==> flow/design.v <==
module Pipeline_IFID(clk,reset,PC,Instruct,Stall,IFIDWrite,IFID);
  input clk,reset,Stall,IFIDWrite;
  input[31:0] PC,Instruct;
  output reg[63:0] IFID;
  wire[31:0] IFIDW;
  assign IFIDW=IFIDWrite? Instruct:IFID[63:32];
  always @(posedge clk,posedge reset)
   begin
    if(reset) IFID<=64'b0;
    else 
     begin 
      IFID[31:0]<=PC;
      IFID[63:32]<=Stall? 32'b0:IFIDW;
     end
   end    
endmodule
module Pipeline_IF_IFID(clk,PCSrc,ALUOut,JT,ConBA,DatabusA,reset,PCWrite,IFIDWrite,Stall,IFID);
input clk,reset,PCWrite,ALUOut,IFIDWrite,Stall;
input[2:0] PCSrc;
input[25:0] JT;
input[31:0] DatabusA,ConBA;
output[63:0] IFID;
wire[31:0] PC,Instruct;
Pipeline_PCSrc pipepc(clk,PCSrc,ALUOut,JT,ConBA,DatabusA,reset,PCWrite,PC);
Pipeline_ROM pipeins(.reset(reset),.PC(PC[8:2]),.enable(IFIDWrite),.Instruct_o(Instruct));
Pipeline_IFID pipeifid(clk,reset,PC,Instruct,Stall,IFIDWrite,IFID);
endmodule
module Pipeline_PCSrc(clk,PCSrc,ALUOut,JT,ConBA,DatabusA,reset,PCWrite,PC);
	input ALUOut,clk,reset,PCWrite;   
	input[2:0] PCSrc;
	input[25:0] JT;
	input[31:0] DatabusA,ConBA;
	output reg[31:0] PC;
	wire[31:0] plus,branch;
	parameter ILLOP=32'h8000_0004;
	parameter XADR=32'h8000_0008;
	assign plus={PC[31],PC[30:0]+31'b000_0000_0000_0000_0000_0000_0000_0100};  
	assign branch=ALUOut? ConBA:plus;  
	initial begin PC<=32'h80000000; end
  always @(posedge clk, posedge reset)
	 begin
		if(reset) PC<=32'h80000000;
		else if(PCWrite)
		 begin
			case(PCSrc)
			 3'b000: PC<=plus;
			 3'b001: PC<=branch; 
			 3'b010: PC<={PC[31:28],JT,2'b0};
			 3'b011: PC<=DatabusA;
			 3'b100: PC<=ILLOP;
			 3'b101: PC<=XADR;
			endcase
		 end
	 end
endmodule
module Pipeline_ROM(reset,PC,enable,Instruct_o);
input[6:0] PC;   
input reset,enable;
output[31:0] Instruct_o;
reg[31:0] Instruct;
assign Instruct_o=enable? Instruct:32'b0;
always@(*) 
 begin
	if(reset) Instruct<=32'b0;
	else 
	 begin
		case(PC[6:0])
			0: Instruct<=00001000000000000000000001001101;
	1: Instruct<=00001000000000000000000001010011;
	2: Instruct<=00000011010000000000000000001000;
	3: Instruct<=00100100000010000000000011000000;
	4: Instruct<=10101100000010000000000000000000;
	5: Instruct<=00100100000010000000000011111001;
	6: Instruct<=10101100000010000000000000000100;
	7: Instruct<=00100100000010000000000010100100;
	8: Instruct<=10101100000010000000000000001000;
	9: Instruct<=00100100000010000000000010110000;
	10: Instruct<=10101100000010000000000000001100;
	11: Instruct<=00100100000010000000000010011001;
	12: Instruct<=10101100000010000000000000010000;
	13: Instruct<=00100100000010000000000010010010;
	14: Instruct<=10101100000010000000000000010100;
	15: Instruct<=00100100000010000000000010000010;
	16: Instruct<=10101100000010000000000000011000;
	17: Instruct<=00100100000010000000000011111000;
	18: Instruct<=10101100000010000000000000011100;
	19: Instruct<=00100100000010000000000010000000;
	20: Instruct<=10101100000010000000000000100000;
	21: Instruct<=00100100000010000000000010010000;
	22: Instruct<=10101100000010000000000000100100;
	23: Instruct<=00100100000010000000000010001000;
	24: Instruct<=10101100000010000000000000101000;
	25: Instruct<=00100100000010000000000010000011;
	26: Instruct<=10101100000010000000000000101100;
	27: Instruct<=00100100000010000000000011000110;
	28: Instruct<=10101100000010000000000000110000;
	29: Instruct<=00100100000010000000000010100001;
	30: Instruct<=10101100000010000000000000110100;
	31: Instruct<=00100100000010000000000010000110;
	32: Instruct<=10101100000010000000000000111000;
	33: Instruct<=00100100000010000000000010001110;
	34: Instruct<=10101100000010000000000000111100;
	35: Instruct<=00100100000000100000000000000001;
	36: Instruct<=00000000000000000000000000000000;
	37: Instruct<=10001110000100010000000000011100;
	38: Instruct<=00000010001000000100100000100000;
	39: Instruct<=10001110000100100000000000011100;
	40: Instruct<=00000010010000000101000000100000;
	41: Instruct<=00010000000010010000000000001000;
	42: Instruct<=00010000000010100000000000001001;
	43: Instruct<=00010001010010010000000000001000;
	44: Instruct<=00000001001010100100000000101010;
	45: Instruct<=00010100000010000000000000000010;
	46: Instruct<=00000001001010100100100000100010;
	47: Instruct<=00001000000000000000000000101011;
	48: Instruct<=00000001010010010101000000100010;
	49: Instruct<=00001000000000000000000000101011;
	50: Instruct<=00000001010000000001100000100000;
	51: Instruct<=00001000000000000000000000110101;
	52: Instruct<=00000001001000000001100000100000;
	53: Instruct<=00000000000000100101100001000010;
	54: Instruct<=00010000000010110000000000001000;
	55: Instruct<=00000000000000100101100010000010;
	56: Instruct<=00010000000010110000000000001001;
	57: Instruct<=00000000000000100101100011000010;
	58: Instruct<=00010000000010110000000000001010;
	59: Instruct<=00100100000000100000000000000001;
	60: Instruct<=00110010001100110000000000001111;
	61: Instruct<=00000000000100111001100010000000;
	62: Instruct<=00001000000000000000000001001001;
	63: Instruct<=00000000000100011001100100000010;
	64: Instruct<=00000000000100111001100010000000;
	65: Instruct<=00001000000000000000000001001000;
	66: Instruct<=00110010010100110000000000001111;
	67: Instruct<=00000000000100111001100010000000;
	68: Instruct<=00001000000000000000000001001000;
	69: Instruct<=00000000000100101001100100000010;
	70: Instruct<=00000000000100111001100010000000;
	71: Instruct<=00001000000000000000000001001000;
	72: Instruct<=00000000000000100001000001000000;
	73: Instruct<=00001000000000000000000001001001;
	74: Instruct<=00000000000000000000000000000000;
	75: Instruct<=11111111111111111111111111111111;
	76: Instruct<=00001000000000000000000000100100;
	77: Instruct<=00100100000101000000000000000011;
	78: Instruct<=00100000000100000100000000000000;
	79: Instruct<=10101110000101000000000000001000;
	80: Instruct<=00100100000101110000000000000011;
	81: Instruct<=00000000000101111011100010000000;
	82: Instruct<=00000010111000000000000000001000;
	83: Instruct<=10101110000101000000000000001000;
	84: Instruct<=10001110011101010000000000000000;
	85: Instruct<=00000000000000101011001000000000;
	86: Instruct<=00000010101101101011000000100000;
	87: Instruct<=10101110000101100000000000010100;
	88: Instruct<=10101110000000110000000000001100;
	89: Instruct<=10101110000000110000000000011000;
	90: Instruct<=00000011111000000000000000001000;
                 default:    Instruct<=32'b0;
		endcase
	 end
 end
endmodule
Tool chain data of Pipeline_IF_IFID
The steps from the RTL of Pipeline_IF_IFID to its reports follow in flow order.
Lines are those of the file above, counted from 1.
Operators carry their Yosys type and port widths (W data, S select, Z words).
{ "setup": {"top_module": "Pipeline_IF_IFID", "clock": "clk", "cell_library": "sky130hd", "pvt_corner": "tt_025C_1v80"} }

Word level
Source: Yosys, flattened and elaborated, memories not mapped. Widths are those after wreduce. Registers that Yosys merges into a memory's read port (data or address) are not register bits. Print and check cells do not count. Equal cells are merged and count once.
Yosys's memory passes give these memory sizes; they may raise the number of words (mostly to a power of two), join words into wider ones and drop unused or constant bits.
{ "bits": {"clocked_rd_ports_x_width": 0, "ram_bits": 0, "n_memories": 1, "out_inout_bits": 64, "romBits": 4096, "latch_bits": 0, "wordCells": 28, "input_bits": 99, "ff_bits": 96} }
{ "op_classes": {"muxes": 5, "n_reduce_logical": 8, "shift": 0, "n_logic": 2, "n_mul": 0, "compare": 0, "div": 0, "add_sub_neg": 1, "eq_ne": 6} }
{ "mem_list": {"columns": ["memory", "size", "word_bits", "read_ports", "write_ports", "line", "rtl"], "rows": [
  ["(no name shown)", 128, 32, 1, 0, 67, "case(PC[6:0])"]
]} }
{ "op_table": {"columns": ["op", "n"], "rows": [
  ["$pmux W32 S6", 1],
  ["$mux W32", 4],
  ["$add A31 B3 Y31 const B", 1],
  ["$eq A3 B2 Y1 const B", 2],
  ["$eq A3 B3 Y1 const B", 2],
  ["$reduce_bool A6 Y1", 1],
  ["$reduce_and A5 Y1", 1],
  ["$reduce_bool A5 Y1", 1],
  ["$reduce_bool A4 Y1", 1],
  ["$eq A3 B1 Y1 const B", 1],
  ["$logic_not A3 Y1", 1],
  ["$reduce_and A3 Y1", 1],
  ["$not A1 Y1", 2],
  ["$ne A2 B2 Y1 const B", 1],
  ["$reduce_and A2 Y1", 1],
  ["$reduce_bool A2 Y1", 1]
]} }

Longest topological paths
Yosys ltp: most cells in a row. Word level: on the elaborated netlist, between registers, memories and ports. Mapped: between sequential cells and ports; inverters and the memories' decode and read muxes count.
{ "logic_depth": {"depth_word": 3, "ABC_AREA": 0, "depth_mapped": 10, "depth_no_buf": 8} }

Mapped cells and area
Source: synth_stat.txt of the flow (Yosys; design flattened, memories mapped). It holds for the ABC_AREA given above (unset counts as 0); a run with the other value may have another netlist.
The area totals of this step are shown rounded.
{ "synth_totals": {"cells": 1062, "flip_flops": 96, "synth_area_mm2": 0.00825, "buf_cells": 109} }
{ "by_type": {"columns": ["cell_type", "n", "area_total_um2"], "rows": [
  ["sky130_fd_sc_hd__dfrtp_1", 95, 2377.28],
  ["sky130_fd_sc_hd__o21ai_0", 102, 510.49],
  ["sky130_fd_sc_hd__a21oi_1", 100, 500.48],
  ["sky130_fd_sc_hd__nand2_1", 111, 416.65],
  ["sky130_fd_sc_hd__ha_1", 21, 262.752],
  ["sky130_fd_sc_hd__buf_2", 51, 255.245],
  ["sky130_fd_sc_hd__nand3_1", 41, 205.197],
  ["sky130_fd_sc_hd__nor2_1", 54, 202.694],
  ["sky130_fd_sc_hd__nand2b_1", 30, 187.68],
  ["sky130_fd_sc_hd__clkbuf_1", 45, 168.912],
  ["sky130_fd_sc_hd__nor2b_1", 27, 168.912],
  ["sky130_fd_sc_hd__a31oi_1", 24, 150.144],
  ["sky130_fd_sc_hd__a22oi_1", 19, 142.637],
  ["sky130_fd_sc_hd__a222oi_1", 14, 140.134],
  ["sky130_fd_sc_hd__o211ai_1", 17, 127.622],
  ["sky130_fd_sc_hd__o221ai_1", 14, 122.618],
  ["sky130_fd_sc_hd__a211oi_1", 16, 120.115],
  ["sky130_fd_sc_hd__mux2i_1", 12, 120.115]
]} }
Other cell types: 64; their cells: 269.
The figures by module come from a second, unflattened synthesis with its own total; it is not the netlist above.
{ "hier_totals": {"cells_unflattened": 1119, "area_unflattened_mm2": 0.00894} }
Each row is one instance without its submodules.
{ "modules": {"columns": ["mod", "mod_area_mm2", "mod_seq_area_mm2", "instances", "cells"], "rows": [
  ["Pipeline_ROM", 0.0041, 0, 1, 645],
  ["Pipeline_PCSrc", 0.00271, 0.000802, 1, 338],
  ["Pipeline_IFID", 0.00213, 0.0016, 1, 136],
  ["Pipeline_IF_IFID", 0, 0, 1, 0]
]} }

Worst setup path after synthesis
Path of least setup slack by OpenSTA after synthesis, without wires, with an ideal clock, recovery checks aside; 20% of the period is set as input and as output delay. Where synthesis merged equal registers, the netlist keeps one of their names.
{ "synth_timing": {"path_type": "register to register", "startpoint": "reg pipepc.PC[3]", "endpoint": "reg pipeifid.IFID[42]", "tclk_ns": 2.96, "required_ns": 2.884, "setup_slack_ns": 0.259, "setup_time_ns": 0.076, "path_delay_ns": 2.701, "stages": 10, "arrival_time_ns": 2.625, "synth_period_reached_ns": 2.701} }
"path_delay_ns" = arrival - input delay + setup time.
"stages" counts driving pins, that of a launching flip-flop among them; a cell with two outputs on the path counts twice.
"synth_period_reached_ns" = period - worst setup slack (recovery checks aside). The figure is calculated, with input and output delays left at 20% of the set period.
Between the ends stands the longest chain of elaborated cells between them, by number of cells; it is not shown to be the way that was timed. Of several equally long chains one is given.
Each line given opens the expression or statement behind the cell; cells for indexed reads and writes are added by Yosys, which also makes memories of some case tables.
A memory read counts as a cell of the chain, while the word-level depth stops at memories.
At most two assigning lines are given for a register; there are more.
{ "synth_via": {"path_cell_list": "sky130_fd_sc_hd__dfrtp_1 > sky130_fd_sc_hd__clkbuf_1 > sky130_fd_sc_hd__clkbuf_1 > sky130_fd_sc_hd__inv_1 > sky130_fd_sc_hd__ha_1 > sky130_fd_sc_hd__nand2b_1 > sky130_fd_sc_hd__nand2_1 > sky130_fd_sc_hd__mux4_2 > sky130_fd_sc_hd__o221a_2 > sky130_fd_sc_hd__o21ai_1", "elab_chain_cells": 4, "cells_between": 4, "classes_between": "mux (3); memory (1)"} }
{ "synth_rtl": {"columns": ["element", "line", "rtl"], "rows": [
  ["from (decl)", 33, "output reg[31:0] PC;"],
  ["from (assign)", 46, "3'b000: PC<=plus;"],
  ["from (assign)", 47, "3'b001: PC<=branch;"],
  ["$mem_v2 Z128 W32", 67, "case(PC[6:0])"],
  ["$mux W32", 64, "if(reset) Instruct<=32'b0;"],
  ["$mux W32", 6, "assign IFIDW=IFIDWrite? Instruct:IFID[63:32];"],
  ["$mux W32", 13, "IFID[63:32]<=Stall? 32'b0:IFIDW;"],
  ["to (assign)", 9, "if(reset) IFID<=64'b0;"],
  ["to (assign)", 13, null],
  ["to (decl)", 4, "output reg[63:0] IFID;"]
]} }

Record of 2 stored runs of the RTL-to-layout flow on Pipeline_IF_IFID, platform sky130hd. The runs are unordered. Constraints: input delay and output delay 20% of the set period each, output load 0.01 pF.
[
  {
    "run": "run 1",
    "settings": { "period_ns": 1.77, "CORE_UTILIZATION": 54, "SETUP_SLACK_MARGIN": 0.45, "HOLD_SLACK_MARGIN": 0.26, "CORE_MARGIN": 9, "ABC_AREA": 0, "GPL_TIMING_DRIVEN": 1, "CAP_MARGIN": 30, "SLEW_MARGIN": 20 },
    "outcome": "not finished: routing ended with error GRT-0116"
  },
  {
    "run": "run 2",
    "settings": { "period_ns": 3.94, "CORE_UTILIZATION": 50, "SETUP_SLACK_MARGIN": 0.98, "PLACE_DENSITY_LB_ADDON": 0.29, "CORE_MARGIN": 6, "CELL_PAD_IN_SITES_GLOBAL_PLACEMENT": 3, "CELL_PAD_IN_SITES_DETAIL_PLACEMENT": 2, "TNS_END_PERCENT": 40, "GPL_ROUTABILITY_DRIVEN": 1, "SLEW_MARGIN": 35, "MIN_ROUTING_LAYER": "met1", "CAP_MARGIN": 20 },
    "outcome": "not finished: placement ended with error FLW-0024"
  }
]
